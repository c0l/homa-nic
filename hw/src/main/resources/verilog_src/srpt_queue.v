==> flow/design.v <==
`timescale 1ns / 1ps
module srpt_queue #(parameter CACHE_SIZE = 131072,
		    parameter PAYLOAD_SIZE = 1386,
		    parameter MAX_RPCS = 64,
		    parameter TYPE = "sendmsg")
   (input clk, rst,
    input [16-1:0]		       CACHE_BLOCK_SIZE,
    input			       s_axis_tvalid,
    output reg			       s_axis_tready,
    input [89-1:0]      s_axis_tdata,
    output reg			       m_axis_tvalid,
    input wire			       m_axis_tready,
    output reg [89-1:0] m_axis_tdata);
   reg [89-1:0]	       queue[MAX_RPCS-1:0];
   reg [89-1:0]	       queue_swap_odd[MAX_RPCS-1:0]; 
   reg [89-1:0]	       queue_swap_even[MAX_RPCS-1:0];
   reg [89-1:0]	       queue_insert;
   wire [89-1:0]	       queue_head;
   reg				       queue_swap_polarity;
   wire				       sendq_granted;
   wire				       sendq_dbuffered;
   wire				       head_active;
   reg				       ripe;
   reg				       queue_ready;
   reg				       dequeue_ready;
   task prioritize;
      output [89-1:0] low_o, high_o;
      input [89-1:0]  low_i, high_i;
      begin
	  if ((low_i[88:86] != high_i[88:86]) 
	      ? (low_i[88:86] < high_i[88:86]) 
	      : (low_i[45:26] > high_i[45:26])) begin
	     high_o = low_i;
	     low_o  = high_i;
	     if (TYPE == "sendmsg") begin
	        if (low_i[25:16] == high_i[25:16] &&
	  	   low_i[88:86] == 3'b001) begin
	  	  low_o[65:46] = low_i[65:46];
	  	  low_o[88:86]  = 3'b101;
	        end else if (low_i[15:0] == high_i[15:0] &&
	  		    low_i[88:86] == 3'b010) begin
	  	  low_o[85:66]   = low_i[85:66];
	  	  low_o[88:86]  = 3'b101;
	        end
	     end else if (TYPE == "fetch") begin 
	        if (low_i[88:86] == 3'b001 
	  	   && low_i[25:16] == high_i[25:16]) begin
	  	  low_o[65:46] = low_o[65:46] - PAYLOAD_SIZE;
	  	  low_o[88:86]  = 3'b101;
	        end
	     end
	  end else begin 
	  high_o = high_i;
	  low_o  = low_i;
	  end 
      end
   endtask  
   assign queue_head      = queue[0];
   assign sendq_granted   = (queue_head[85:66] + 1 <= queue_head[45:26])
     | (queue_head[85:66] == 0);
   assign sendq_dbuffered = (queue_head[65:46] + PAYLOAD_SIZE <= queue_head[45:26]) 
     | (queue_head[65:46] == 0);
   assign head_active = (queue_head[88:86] == 3'b101);
   integer entry;
   always @* begin
      if (TYPE == "sendmsg") begin
	 ripe = sendq_granted & sendq_dbuffered & head_active;
      end else if (TYPE == "fetch") begin
	 ripe = head_active;
      end
      queue_ready  = s_axis_tvalid & s_axis_tready;
      dequeue_ready = !queue_ready & ripe;
      queue_insert = s_axis_tdata;
      prioritize(queue_swap_odd[0], queue_swap_odd[1], queue_insert, queue[0]);
      for (entry = 2; entry < MAX_RPCS-1; entry=entry+2) begin
	 prioritize(queue_swap_odd[entry], queue_swap_odd[entry+1], queue[entry-1], queue[entry]);
      end
      for (entry = 1; entry < MAX_RPCS; entry=entry+2) begin
	 prioritize(queue_swap_even[entry-1], queue_swap_even[entry], queue[entry-1], queue[entry]);
      end
   end
   integer rst_entry;
   always @(posedge clk) begin
      s_axis_tready <= 1;
   end
   always @(posedge clk) begin
      if (rst) begin
	 m_axis_tvalid <= 0;
	 queue_swap_polarity <= 0;
	 for (rst_entry = 0; rst_entry < MAX_RPCS; rst_entry = rst_entry + 1) begin
	    queue[rst_entry] <= 0;
	    queue[rst_entry][88:86] <= 3'b011;
	 end
      end else begin  
	 if (s_axis_tvalid && s_axis_tready) begin 
	    for (entry = 0; entry < MAX_RPCS-1; entry=entry+1) begin
	       queue[entry] <= queue_swap_odd[entry];
	    end 
	 end else if (!m_axis_tvalid || m_axis_tready) begin
	    if (dequeue_ready) begin
	       if (TYPE == "sendmsg") begin
	  	  if (queue_head[45:26] <= PAYLOAD_SIZE) begin
	             queue[0] <= queue[1];
	             queue[1][88:86]  <= 3'b000;
	  	  end else begin
	             queue[0][45:26] <= queue_head[45:26] - PAYLOAD_SIZE;
	  	  end
	       end else if (TYPE == "fetch") begin  
	  	  if (queue_head[45:26] <= CACHE_BLOCK_SIZE) begin
	             queue[0]                        <= queue[1];
	             queue[1][88:86] <= 3'b000;
	  	  end else begin
	             queue[0][45:26] <= queue[0][45:26] - CACHE_BLOCK_SIZE;
	             queue[0][65:46] <= queue[0][65:46] + CACHE_BLOCK_SIZE;
	             if (queue[0][65:46] >= CACHE_SIZE - CACHE_BLOCK_SIZE) begin
	        	queue[0][88:86] <= 3'b100;
	             end
	  	  end  
	       end  
	    end 
	    m_axis_tvalid <= dequeue_ready;
	    m_axis_tdata  <= queue_head;
	 end  
      end
   end 
endmodule  
# From RTL to reports: srpt_queue
# Tool output for the design above, in the order of the flow.
# Lines are those of the file above, counted from 1.
# Operators: Yosys type, input widths -> output width; for muxes data width and select width s.
# Not given: n/a
[setup]
top = "srpt_queue"
clk_port = "clk"
cell_library = "sky130hd"
corner = "tt_025C_1v80"

# After elaboration
# Yosys after proc, flatten, opt, wreduce and memory -nomap, before mapping. Print and check cells are not counted. Equal cells are merged and count once.
[word_totals]
reg_bits = 268
out_inout_bits = 91
[op_classes]
addsub = 3
cmp = 5
n_eq = 11
n_mux = 29
n_logic = 7
reduce_logical = 18
[op_table]
columns = ["cell", "count"]
rows = [
  ["$mux 40", 4],
  ["$mux 20", 7],
  ["$mux 26", 4],
  ["$mux 89", 1],
  ["$mux 46", 1],
  ["$mux 43", 1],
  ["$le 21x20->1", 2],
  ["$logic_not 20->1", 2],
  ["$mux 3", 10],
  ["$add 20x1->21 const B", 1],
  ["$add 20x11->21 const B", 1],
  ["$sub 20x11->20 const B", 1],
  ["$le 20x11->1 const B", 1],
  ["$gt 20x20->1", 1],
  ["$eq 16x16->1", 1],
  ["$reduce_and 4->1", 3],
  ["$eq 10x10->1", 1],
  ["$ne 3x3->1 const B", 3],
  ["$reduce_and 3->1", 3],
  ["$reduce_bool 2->1", 3],
  ["$reduce_and 5->1", 1],
  ["$ne 4x4->1 const B", 1],
  ["$and 1x1->1", 3],
  ["$eq 3x1->1 const B", 1],
  ["$eq 3x2->1 const B", 1],
  ["$lt 3x3->1", 1],
  ["$ne 3x3->1", 1],
  ["$eq 3x3->1 const B", 1],
]
# Other operator kinds: 8; their cells: 12.

# Logic depth
# Longest topological path by Yosys (ltp), each cell counted once; first at word level (registers and memories cut), then after technology mapping (sequential cells cut; the memories' decode and read muxes count).
[logic_depth]
ltp_word = 9
abc_area = 1
ltp_mapped = 28
ltp_nobuf = 25

# Netlist
# Source: synth_stat.txt of the flow (Yosys; design flattened, memories mapped). It holds for the ABC_AREA given above (unset counts as 0); a run with the other value may have another netlist.
[by_type]
columns = ["cell_type", "count"]
rows = [
  ["sky130_fd_sc_hd__dfxtp_1", 179],
  ["sky130_fd_sc_hd__edfxtp_1", 89],
  ["sky130_fd_sc_hd__nand2_1", 355],
  ["sky130_fd_sc_hd__a21oi_1", 177],
  ["sky130_fd_sc_hd__ha_1", 67],
  ["sky130_fd_sc_hd__nor2_1", 213],
  ["sky130_fd_sc_hd__nand3_1", 127],
  ["sky130_fd_sc_hd__inv_1", 147],
  ["sky130_fd_sc_hd__a31oi_1", 65],
  ["sky130_fd_sc_hd__xor2_1", 45],
  ["sky130_fd_sc_hd__o21ai_0", 57],
  ["sky130_fd_sc_hd__a21boi_0", 29],
  ["sky130_fd_sc_hd__nand3_2", 21],
  ["sky130_fd_sc_hd__clkbuf_1", 54],
  ["sky130_fd_sc_hd__a21oi_2", 22],
  ["sky130_fd_sc_hd__xnor2_1", 21],
  ["sky130_fd_sc_hd__buf_2", 27],
  ["sky130_fd_sc_hd__nand4_1", 17],
]
# Other cell types: 32; their cells: 133.
[synth_totals]
cells = 1845
yosys_area_um2 = 14517.7
seq_area_um2 = 6256.0
ff_cells = 268

# Worst setup path after synthesis
# OpenSTA on the mapped netlist: ideal clock, no wires. The path of least setup slack (recovery checks aside). Input and output delay are each 20% of the period. Register names are those of the netlist, which keeps one name where synthesis merged equal registers.
[synth_path]
path_type = "input to register"
from = "in s_axis_tvalid"
to = "reg m_axis_tdata[0]"
period_ps = 10700
in_delay_ps = 2140
arrival_ps = 8972
required_ps = 10055
setup_slack_ps = 1082
path_delay_ps = 7477
stages = 5
synth_period_reached_ps = 9618
# "path_delay_ps" is the arrival time less input delay plus setup time.
# "stages": output pins that drive a net of the path, with the launching flip-flop's if there is one; two outputs of one cell count as two.
# "synth_period_reached_ps" is the clock period less the worst setup slack; recovery checks do not enter. This is arithmetic on one report: input and output delays are still those of the set period (20% each).
# The rows between start and end are the longest chain of elaborated cells between them; the timing report does not say that the signal goes this way. Where chains are equally long, one stands for them.
# A line is the first line of the expression or statement that the cell stems from. Yosys adds cells for indexed reads and writes and turns some case tables into memories.
[synth_via]
cell_sequence = "sky130_fd_sc_hd__clkbuf_1 > sky130_fd_sc_hd__clkbuf_1 > sky130_fd_sc_hd__clkbuf_1 > sky130_fd_sc_hd__clkbuf_1 > sky130_fd_sc_hd__nor3_1"
elab_chain_cells = 2
cells_between = 2
lines_between = 0
classes_between = "logic: 1; reduce/logical: 1"
[synth_rtl]
columns = ["item", "line", "rtl"]
rows = [
  ["start, declared", 8, "input s_axis_tvalid,"],
  ["$not 1->1", "n/a", ""],
  ["$reduce_and 3->1", "n/a", ""],
  ["end, assigned", 122, "m_axis_tdata <= queue_head;"],
  ["end, declared", 13, "output reg [89-1:0] m_axis_tdata);"],
]

# Path in the finished layout
# Path of least setup slack in the final report of stored run 1 (OpenROAD, finished layout, wires in). Where an end is a register, its clock arrival counts in the times.
# The path's times are printed in steps of 10 ps; the period is the one set.
[layout_path]
path_type = "input to register"
from = "in s_axis_tdata[36]"
to = "reg queue[1][5]"
period_ps = 18400
in_delay_ps = 3680
arrival_ps = 7660
required_ps = 18830
setup_slack_ps = 11170
stages = 11
# The rows between start and end are the longest chain of elaborated cells between them; the timing report does not say that the signal goes this way. Where chains are equally long, one stands for them.
[layout_via]
cell_sequence = "sky130_fd_sc_hd__clkdlybuf4s50_1 > sky130_fd_sc_hd__ha_1 > sky130_fd_sc_hd__nand4_1 > sky130_fd_sc_hd__nor3_1 > sky130_fd_sc_hd__a31oi_1 > sky130_fd_sc_hd__nand2_1 > sky130_fd_sc_hd__nand3_1 > sky130_fd_sc_hd__inv_2 > sky130_fd_sc_hd__buf_4 > sky130_fd_sc_hd__nand2_1 > sky130_fd_sc_hd__a21oi_1"
elab_chain_cells = 3
cells_between = 3
lines_between = 2
classes_between = "compare: 1; mux: 2"
[layout_rtl]
columns = ["item", "line", "rtl"]
rows = [
  ["start, declared", 10, "input [89-1:0]      s_axis_tdata,"],
  ["$gt 20x20->1", 32, ": (low_i[45:26] > high_i[45:26])) begin"],
  ["$mux 1", 30, "if ((low_i[88:86] != high_i[88:86])"],
  ["$mux 89", 30, ""],
  ["end, assigned", 91, "queue[rst_entry] <= 0;"],
  ["end, assigned", 97, "queue[entry] <= queue_swap_odd[entry];"],
  ["end, declared", 14, "reg [89-1:0] queue[MAX_RPCS-1:0];"],
]

# srpt_queue through Yosys and OpenROAD on sky130hd: 2 stored runs, unordered, with their settings and measured results. The constraints put input and output delay at 20% of the set period each and load the outputs with 0.01 pF.
# "achieved_clock_period_ps" is the run's clock period less its worst setup slack. It is reckoned from that one timing run; input and output delays stay at 20% of the period that was set.
# "worst_path_time_ps" is the time allowed to the run's worst setup path (the clock period less input and output delay, where it has them) less its slack. Clock arrival times count: a late capture clock shortens it, a late launch clock lengthens it.
# "design_power_uw" rests on the timing tool's default activity at the inputs, not on a simulated workload.
# "worst_path_time_ps" is given in steps of 10 ps.

[[run]]
name = "stored run 1"
[run.settings]
period_ns = 18.4
CORE_UTILIZATION = 70
SETUP_SLACK_MARGIN = -1.18
CORE_ASPECT_RATIO = 1.54
CORE_MARGIN = 4
ABC_AREA = 1
GPL_ROUTABILITY_DRIVEN = 1
CAP_MARGIN = 25
SLEW_MARGIN = 20
[run.results]
ws_setup_ps = 11168
design_power_uw = 1731
dieArea_um2 = 23162.0
yosys.chip_area_um2 = 14517.7
achieved_clock_period_ps = 7232
worst_path_time_ps = 3550
critical_path_type = "input to register"
util_pct = 83.4
timing.setup.tns_ps = 0

[[run]]
name = "stored run 2"
[run.settings]
period_ns = 6.92
CORE_UTILIZATION = 69
PLACE_DENSITY_LB_ADDON = 0.04
CORE_MARGIN = 4
CELL_PAD_IN_SITES_GLOBAL_PLACEMENT = 2
CELL_PAD_IN_SITES_DETAIL_PLACEMENT = 1
ABC_AREA = 1
CTS_CLUSTER_DIAMETER = 122
CAP_MARGIN = 20
SLEW_MARGIN = 20
[run.results]
outcome = "no final report: placement broke off with FLW-0024"
